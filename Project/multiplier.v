==> flow/design.v <==
module invert (input wire i, output wire o);
   assign o = !i;
endmodule
module and2 (input wire i0, i1, output wire o);
  assign o = i0 & i1;
endmodule
module or2 (input wire i0, i1, output wire o);
  assign o = i0 | i1;
endmodule
module xor2 (input wire i0, i1, output wire o);
  assign o = i0 ^ i1;
endmodule
module nand2 (input wire i0, i1, output wire o);
   wire t;
   and2 and2_0 (i0, i1, t);
   invert invert_0 (t, o);
endmodule
module nor2 (input wire i0, i1, output wire o);
   wire t;
   or2 or2_0 (i0, i1, t);
   invert invert_0 (t, o);
endmodule
module xnor2 (input wire i0, i1, output wire o);
   wire t;
   xor2 xor2_0 (i0, i1, t);
   invert invert_0 (t, o);
endmodule
module and3 (input wire i0, i1, i2, output wire o);
   wire t;
   and2 and2_0 (i0, i1, t);
   and2 and2_1 (i2, t, o);
endmodule
module or3 (input wire i0, i1, i2, output wire o);
   wire t;
   or2 or2_0 (i0, i1, t);
   or2 or2_1 (i2, t, o);
endmodule
module nor3 (input wire i0, i1, i2, output wire o);
   wire t;
   or2 or2_0 (i0, i1, t);
   nor2 nor2_0 (i2, t, o);
endmodule
module nand3 (input wire i0, i1, i2, output wire o);
   wire t;
   and2 and2_0 (i0, i1, t);
   nand2 nand2_1 (i2, t, o);
endmodule
module xor3 (input wire i0, i1, i2, output wire o);
   wire t;
   xor2 xor2_0 (i0, i1, t);
   xor2 xor2_1 (i2, t, o);
endmodule
module xnor3 (input wire i0, i1, i2, output wire o);
   wire t;
   xor2 xor2_0 (i0, i1, t);
   xnor2 xnor2_0 (i2, t, o);
endmodule
module mux2 (input wire i0, i1, j, output wire o);
  assign o = (j==0)?i0:i1;
endmodule
module mux4 (input wire [0:3] i, input wire j1, j0, output wire o);
  wire  t0, t1;
  mux2 mux2_0 (i[0], i[1], j1, t0);
  mux2 mux2_1 (i[2], i[3], j1, t1);
  mux2 mux2_2 (t0, t1, j0, o);
endmodule
module mux8 (input wire [0:7] i, input wire j2, j1, j0, output wire o);
  wire  t0, t1;
  mux4 mux4_0 (i[0:3], j2, j1, t0);
  mux4 mux4_1 (i[4:7], j2, j1, t1);
  mux2 mux2_0 (t0, t1, j0, o);
endmodule
module demux2 (input wire i, j, output wire o0, o1);
  assign o0 = (j==0)?i:1'b0;
  assign o1 = (j==1)?i:1'b0;
endmodule
module demux4 (input wire i, j1, j0, output wire [0:3] o);
  wire  t0, t1;
  demux2 demux2_0 (i, j1, t0, t1);
  demux2 demux2_1 (t0, j0, o[0], o[1]);
  demux2 demux2_2 (t1, j0, o[2], o[3]);
endmodule
module demux8 (input wire i, j2, j1, j0, output wire [0:7] o);
  wire  t0, t1;
  demux2 demux2_0 (i, j2, t0, t1);
  demux4 demux4_0 (t0, j1, j0, o[0:3]);
  demux4 demux4_1 (t1, j1, j0, o[4:7]);
endmodule
module df (input wire clk, in, output wire out);
  reg df_out;
  always@(posedge clk) df_out <= in;
  assign out = df_out;
endmodule
module dfr (input wire clk, reset, in, output wire out);
  wire reset_, df_in;
  invert invert_0 (reset, reset_);
  and2 and2_0 (in, reset_, df_in);
  df df_0 (clk, df_in, out);
endmodule
module dfrl (input wire clk, reset, load, in, output wire out);
  wire _in;
  mux2 mux2_0(out, in, load, _in);
  dfr dfr_1(clk, reset, _in, out);
endmodule
module reg_file(input wire clk,reset,write,cout,input wire [15:0]b,input wire[31:0] sum,output wire [31:0] prod);
    wire [31:0] r0;
    read re1(clk,write,r0,b,prod);
    write w1(clk,reset,write,cout,sum,r0);
endmodule
module seq_mul (input wire clk,write,reset, input wire [15:0] mul,b,output wire [31:0] prod);
    wire [31:0]sum;
    wire carry;
    alu_slice a1(prod,mul,sum,carry);
    reg_file rf1(clk,reset,write,carry,b,sum,prod);
endmodule
module read (input wire clk,write, input wire [31:0] x,input wire [15:0] b, output wire [31:0] y);
    wire zero = 1'b0;
    mux2 m1(x[0],b[0],write,y[0]);
    mux2 m2(x[1],b[1],write,y[1]);
    mux2 m3(x[2],b[2],write,y[2]);
    mux2 m4(x[3],b[3],write,y[3]);
    mux2 m5(x[4],b[4],write,y[4]);
    mux2 m6(x[5],b[5],write,y[5]);
    mux2 m7(x[6],b[6],write,y[6]);
    mux2 m8(x[7],b[7],write,y[7]);
    mux2 m9(x[8],b[8],write,y[8]);
    mux2 m10(x[9],b[9],write,y[9]);
    mux2 m11(x[10],b[10],write,y[10]);
    mux2 m12(x[11],b[11],write,y[11]);
    mux2 m13(x[12],b[12],write,y[12]);
    mux2 m14(x[13],b[13],write,y[13]);
    mux2 m15(x[14],b[14],write,y[14]);
    mux2 m16(x[15],b[15],write,y[15]);
    mux2 m17(x[16],zero,write,y[16]);
    mux2 m18(x[17],zero,write,y[17]);
    mux2 m19(x[18],zero,write,y[18]);
    mux2 m20(x[19],zero,write,y[19]);
    mux2 m21(x[20],zero,write,y[20]);
    mux2 m22(x[21],zero,write,y[21]);
    mux2 m23(x[22],zero,write,y[22]);
    mux2 m24(x[23],zero,write,y[23]);
    mux2 m25(x[24],zero,write,y[24]);
    mux2 m26(x[25],zero,write,y[25]);
    mux2 m27(x[26],zero,write,y[26]);
    mux2 m28(x[27],zero,write,y[27]);
    mux2 m29(x[28],zero,write,y[28]);
    mux2 m30(x[29],zero,write,y[29]);
    mux2 m31(x[30],zero,write,y[30]);
    mux2 m32(x[31],zero,write,y[31]);
endmodule
module write(input wire clk,reset,write,cout, input wire [31:0] sum,output [31:0] out);
    wire load = 1'b1;
    dfrl p0(clk,reset,load,sum[1],out[0]);
    dfrl p1(clk,reset,load,sum[2],out[1]);
    dfrl p2(clk,reset,load,sum[3],out[2]);
    dfrl p3(clk,reset,load,sum[4],out[3]);
    dfrl p4(clk,reset,load,sum[5],out[4]);
    dfrl p5(clk,reset,load,sum[6],out[5]);
    dfrl p6(clk,reset,load,sum[7],out[6]);
    dfrl p7(clk,reset,load,sum[8],out[7]);
    dfrl p8(clk,reset,load,sum[9],out[8]);
    dfrl p9(clk,reset,load,sum[10],out[9]);
    dfrl p10(clk,reset,load,sum[11],out[10]);
    dfrl p11(clk,reset,load,sum[12],out[11]);
    dfrl p12(clk,reset,load,sum[13],out[12]);
    dfrl p13(clk,reset,load,sum[14],out[13]);
    dfrl p14(clk,reset,load,sum[15],out[14]);
    dfrl p15(clk,reset,load,sum[16],out[15]);
    dfrl p16(clk,reset,load,sum[17],out[16]);
    dfrl p17(clk,reset,load,sum[18],out[17]);
    dfrl p18(clk,reset,load,sum[19],out[18]);
    dfrl p19(clk,reset,load,sum[20],out[19]);
    dfrl p20(clk,reset,load,sum[21],out[20]);
    dfrl p21(clk,reset,load,sum[22],out[21]);
    dfrl p22(clk,reset,load,sum[23],out[22]);
    dfrl p23(clk,reset,load,sum[24],out[23]);
    dfrl p24(clk,reset,load,sum[25],out[24]);
    dfrl p25(clk,reset,load,sum[26],out[25]);
    dfrl p26(clk,reset,load,sum[27],out[26]);
    dfrl p27(clk,reset,load,sum[28],out[27]);
    dfrl p28(clk,reset,load,sum[29],out[28]);
    dfrl p29(clk,reset,load,sum[30],out[29]);
    dfrl p30(clk,reset,load,sum[31],out[30]);
    dfrl p31(clk,reset,load,cout,out[31]);
endmodule
module alu_slice(input wire[31:0] a,input wire[15:0] b1,output wire [31:0] out,output wire carry);
    wire test = a[0];
    assign out[0] = a[0];
    assign out[1] = a[1];
    assign out[2] = a[2];
    assign out[3] = a[3];
    assign out[4] = a[4];
    assign out[5] = a[5];
    assign out[6] = a[6];
    assign out[7] = a[7];
    assign out[8] = a[8];
    assign out[9] = a[9];
    assign out[10] = a[10];
    assign out[11] = a[11];
    assign out[12] = a[12];
    assign out[13] = a[13];
    assign out[14] = a[14];
    assign out[15] = a[15];
    wire [15:0]b;
    and2 s1(test,b1[0],b[0]);
    and2 s2(test,b1[1],b[1]);
    and2 s3(test,b1[2],b[2]);
    and2 s4(test,b1[3],b[3]);
    and2 s5(test,b1[4],b[4]);
    and2 s6(test,b1[5],b[5]);
    and2 s7(test,b1[6],b[6]);
    and2 s8(test,b1[7],b[7]);
    and2 s9(test,b1[8],b[8]);
    and2 s10(test,b1[9],b[9]);
    and2 s11(test,b1[10],b[10]);
    and2 s12(test,b1[11],b[11]);
    and2 s13(test,b1[12],b[12]);
    and2 s14(test,b1[13],b[13]);
    and2 s15(test,b1[14],b[14]);
    and2 s16(test,b1[15],b[15]);
    wire [14:0] c; 
    fa f1(a[16],b[0],1'b0,out[16],c[0]);
    fa f2(a[17],b[1],c[0],out[17],c[1]);
    fa f3(a[18],b[2],c[1],out[18],c[2]);
    fa f4(a[19],b[3],c[2],out[19],c[3]);
    fa f5(a[20],b[4],c[3],out[20],c[4]);
    fa f6(a[21],b[5],c[4],out[21],c[5]);
    fa f7(a[22],b[6],c[5],out[22],c[6]);
    fa f8(a[23],b[7],c[6],out[23],c[7]);
    fa f9(a[24],b[8],c[7],out[24],c[8]);
    fa f10(a[25],b[9],c[8],out[25],c[9]);
    fa f11(a[26],b[10],c[9],out[26],c[10]);
    fa f12(a[27],b[11],c[10],out[27],c[11]);
    fa f13(a[28],b[12],c[11],out[28],c[12]);
    fa f14(a[29],b[13],c[12],out[29],c[13]);
    fa f15(a[30],b[14],c[13],out[30],c[14]);
    fa f16(a[31],b[15],c[14],out[31],carry);
endmodule
module fa (input wire i0, i1, cin, output wire sum, cout);
   wire t0, t1, t2;
   xor3 _i0 (i0, i1, cin, sum);
   and2 _i1 (i0, i1, t0);
   and2 _i2 (i1, cin, t1);
   and2 _i3 (cin, i0, t2);
   or3 _i4 (t0, t1, t2, cout);
endmodule
# Tool chain data of seq_mul
# Tool output for the design above, in the order of the flow.
# Lines are those of the file above, counted from 1.
# Cell names lack the library's common part.
# The mark n/a stands for no value.
# design
design	seq_mul
clock_port	clk
lib	sky130hd
pvt_corner	tt_025C_1v80

# After elaboration
# Yosys after proc, flatten, opt, wreduce and memory -nomap, before mapping. Enables and synchronous resets that opt folds into registers are not counted as muxes. Memory bits, and registers merged into a memory's read port (data or address), are not among the register bits. Print and check cells are not counted. Equal cells are merged and count once.
# word_totals
register_bits	32
word_cells	220
# op_classes
n_mux	32
n_logic	155
n_reduce_logical	1
# ops
cell	count
bitwise AND 1 bit	94
two-way mux 1 bit	32
bitwise XOR 1 bit	31
OR 1 bit	30
zero test 1 bit	1

# Logic depth
# Depth = most cells in a row (Yosys ltp): at word level without a register or memory, in the mapped netlist without a sequential cell, where the memories' decode and read muxes count.
# logic_depth
ltp_word	49
abc_area	0
depth_mapped	22
mapped_depth_nobuf	21

# After synthesis
# Yosys stat after the flow's synthesis: flattened, memories mapped to cells. It holds for the ABC_AREA given above (unset counts as 0); a run with the other value may have another netlist.
# synth_totals
cells	181
synth_area_um2	1858.0
ff_cells	32
buf_cells	39
# types
type	count
dfxtp_1	32
fa_1	15
buf_4	34
nor2b_1	21
mux2_4	7
mux2_2	9
nand2b_1	12
inv_1	14
nand2_1	12
nor2_1	12
nor2b_4	3
and2_1	4
ha_1	1
buf_6	1
clkbuf_1	3
buf_2	1
# By module: a second synthesis without flattening, with its own total; a netlist apart from the flattened one above.
# unflattened
cells_unflattened	307
area_unflattened_um2	2934.1
# Rows give one instance, submodules left out.
# by_module
mod	n_inst	cells	area_um2	mod_seq_area_um2
mux2	64	1	15.0	0.0
df	32	1	20.0	20.0
and2	96	1	6.3	0.0
xor2	32	1	8.8	0.0
or2	32	1	6.3	0.0
alu_slice	1	17	123.9	0.0
invert	32	1	3.8	0.0
read	1	1	3.8	0.0
write	1	1	3.8	0.0
dfr	32	0	0.0	0.0
dfrl	32	0	0.0	0.0
fa	16	0	0.0	0.0
or3	16	0	0.0	0.0
reg_file	1	0	0.0	0.0
# Modules not listed: 2.

# Path before layout
# OpenSTA on the mapped netlist: ideal clock, no wires. The path of least setup slack (recovery checks aside). Input and output delay are each 20% of the period. Register names are those of the netlist, which keeps one name where synthesis merged equal registers.
# synth_timing
path_type	input -> register
start	input port write
end	register rf1.w1.p30.dfr_1.df_0.df_out
tclk_ps	9360
input_delay_ps	1872
setup_time_ps	132
t_first_pin_ps	1872
arrival_time_ps	8464
path_slack_ps	764
path_delay_ps	6724
driving_pins	22
n_path_buf	2
period_less_setup_slack_ps	8596
# "path_delay_ps" = arrival - input delay + setup time.
# "driving_pins": output pins that drive a net of the path, with the launching flip-flop's if there is one; two outputs of one cell count as two.
# "period_less_setup_slack_ps" is the clock period less the worst setup slack; recovery checks do not enter. This is arithmetic on one report: input and output delays are still those of the set period (20% each).
# synth_via
path_cell_list	buf_4 buf_2 nor2b_1 ha_1 fa_1 inv_1 fa_1 fa_1 fa_1 fa_1 fa_1 fa_1 fa_1 fa_1 fa_1 fa_1 fa_1 fa_1 inv_1 fa_1 fa_1 nor2b_1
cone_cells	107
# synth_rtl
item	line	rtl
from (decl)	110	module seq_mul (input wire clk,write,reset, input wire [15:0] mul,b,output wire [31:0] prod);
to (assign)	91	always@(posedge clk) df_out <= in;
to (decl)	90	reg df_out;
# No chain of elaborated cells between the ends is given.
# Some nets on the timed path still bear RTL names; the line given drives or declares the net.
# synth_named_nets
signal	line	rtl
a1.f1._i0.i0	59	assign o = (j==0)?i0:i1;

# Worst path after layout
# Path of least setup slack in the final report of job 1 (OpenROAD, finished layout, wires in). Where an end is a register, its clock arrival counts in the times.
# The report prints the path's times to 10 ps; the period is as set.
# layout_timing
path_type	input -> register
start	input port write
end	register rf1.w1.p30.dfr_1.df_0.df_out
tclk_ps	8820
input_delay_ps	1760
setup_time_ps	120
t_first_pin_ps	1760
arrival_time_ps	8550
path_slack_ps	420
driving_pins	22
n_path_buf	1
# Between the ends stands the longest chain of elaborated cells between them, by number of cells; it is not shown to be the way that was timed. Of several equally long chains one is given.
# A line is the first line of the expression or statement that the cell stems from. Yosys adds cells for indexed reads and writes and turns some case tables into memories.
# layout_via
path_cell_list	clkdlybuf4s50_1 mux2_2 and2_1 ha_1 fa_1 inv_1 fa_1 fa_2 fa_1 fa_1 fa_2 fa_2 fa_2 fa_1 fa_2 fa_2 fa_1 fa_1 inv_1 fa_1 fa_1 nor2b_1
elab_chain_cells	47
cone_cells	107
# layout_rtl
item	line	rtl
from (decl)	110	module seq_mul (input wire clk,write,reset, input wire [15:0] mul,b,output wire [31:0] prod);
two-way mux 1 bit	59	assign o = (j==0)?i0:i1;
bitwise AND 1 bit (3 in a row)	5	assign o = i0 & i1;
OR 1 bit (2 in a row)	8	assign o = i0 | i1;
bitwise AND 1 bit	5
OR 1 bit (2 in a row)	8
bitwise AND 1 bit	5
OR 1 bit (2 in a row)	8
[25 not listed]	n/a
OR 1 bit (2 in a row)	8
bitwise AND 1 bit	5
OR 1 bit (2 in a row)	8
bitwise AND 1 bit	5
OR 1 bit (2 in a row)	8
bitwise XOR 1 bit	11	assign o = i0 ^ i1;
bitwise AND 1 bit	5
to (assign)	91	always@(posedge clk) df_out <= in;
to (decl)	90	reg df_out;

--- measured runs ---
2 stored runs of seq_mul in the flow (synthesis by Yosys, layout by OpenROAD, sky130hd cells), in arbitrary order. Constraints: input delay and output delay 20% of the set period each, output load 0.01 pF.
"achievedPeriod_ps" means the clock period less the worst setup slack. The figure is calculated, with input and output delays left at 20% of the set period.

Job 1, flow files:
==> flow/run.sh <==
#!/bin/bash
# the make line also repeats the synthesis and layout settings of config.mk as NAME=value (left out here)
make -C /OpenROAD-flow-scripts/flow DESIGN_CONFIG=/design/flow/config.mk WORK_HOME=/design/flow/orfs CLKGATE_MAP_FILE= finish
==> flow/config.mk <==
export PLATFORM = sky130hd
export DESIGN_NAME = seq_mul
export DESIGN_NICKNAME = seq_mul
export VERILOG_FILES = /design/flow/design.v
export SDC_FILE = /design/flow/constraint.sdc
export NUM_CORES = 4
export LEC_CHECK = 0
export ABC_AREA = 0
export CAP_MARGIN = 20
export CELL_PAD_IN_SITES_DETAIL_PLACEMENT = 0
export CORE_MARGIN = 3
export CORE_UTILIZATION = 23
export CTS_CLUSTER_DIAMETER = 169
export GPL_ROUTABILITY_DRIVEN = 0
export GPL_TIMING_DRIVEN = 1
export MAX_ROUTING_LAYER = met4
export MIN_ROUTING_LAYER = met1
export PLACE_DENSITY_LB_ADDON = 0.1
export SETUP_SLACK_MARGIN = 0.07
export SLEW_MARGIN = 20
export TNS_END_PERCENT = 90
==> flow/constraint.sdc <==
create_clock -name core_clock -period 8.82 [get_ports {clk}]
set_input_delay 1.7640 -clock core_clock [delete_from_list [all_inputs] [get_ports {clk}]]
set_output_delay 1.7640 -clock core_clock [all_outputs]
set_load 0.01 [all_outputs]

==> results of job 1, as CSV <==
result,value
final_setup_tns_ps,0
synthesis_area_um2,1858.0
final_cell_area_um2,2533.7
die_um2,9193.0
setup_ws_ps,418
achievedPeriod_ps,8402

Job 2, flow files:
==> flow/run.sh <==
#!/bin/bash
# the make line also repeats the synthesis and layout settings of config.mk as NAME=value (left out here)
make -C /OpenROAD-flow-scripts/flow DESIGN_CONFIG=/design/flow/config.mk WORK_HOME=/design/flow/orfs CLKGATE_MAP_FILE= finish
==> flow/config.mk <==
export PLATFORM = sky130hd
export DESIGN_NAME = seq_mul
export DESIGN_NICKNAME = seq_mul
export VERILOG_FILES = /design/flow/design.v
export SDC_FILE = /design/flow/constraint.sdc
export NUM_CORES = 4
export LEC_CHECK = 0
export ABC_AREA = 0
export CAP_MARGIN = 15
export CORE_MARGIN = 2
export CORE_UTILIZATION = 27
export CTS_CLUSTER_DIAMETER = 374
export GPL_TIMING_DRIVEN = 0
export HOLD_SLACK_MARGIN = 0.2
export MAX_ROUTING_LAYER = met4
export SETUP_SLACK_MARGIN = 1.09
export SLEW_MARGIN = 10
==> flow/constraint.sdc <==
create_clock -name core_clock -period 14.7 [get_ports {clk}]
set_input_delay 2.9400 -clock core_clock [delete_from_list [all_inputs] [get_ports {clk}]]
set_output_delay 2.9400 -clock core_clock [all_outputs]
set_load 0.01 [all_outputs]

==> results of job 2, as CSV <==
result,value
final_setup_tns_ps,0
synthesis_area_um2,1858.0
final_cell_area_um2,2715.1
die_um2,7561.2
setup_ws_ps,4450
achievedPeriod_ps,10250
--- end ---
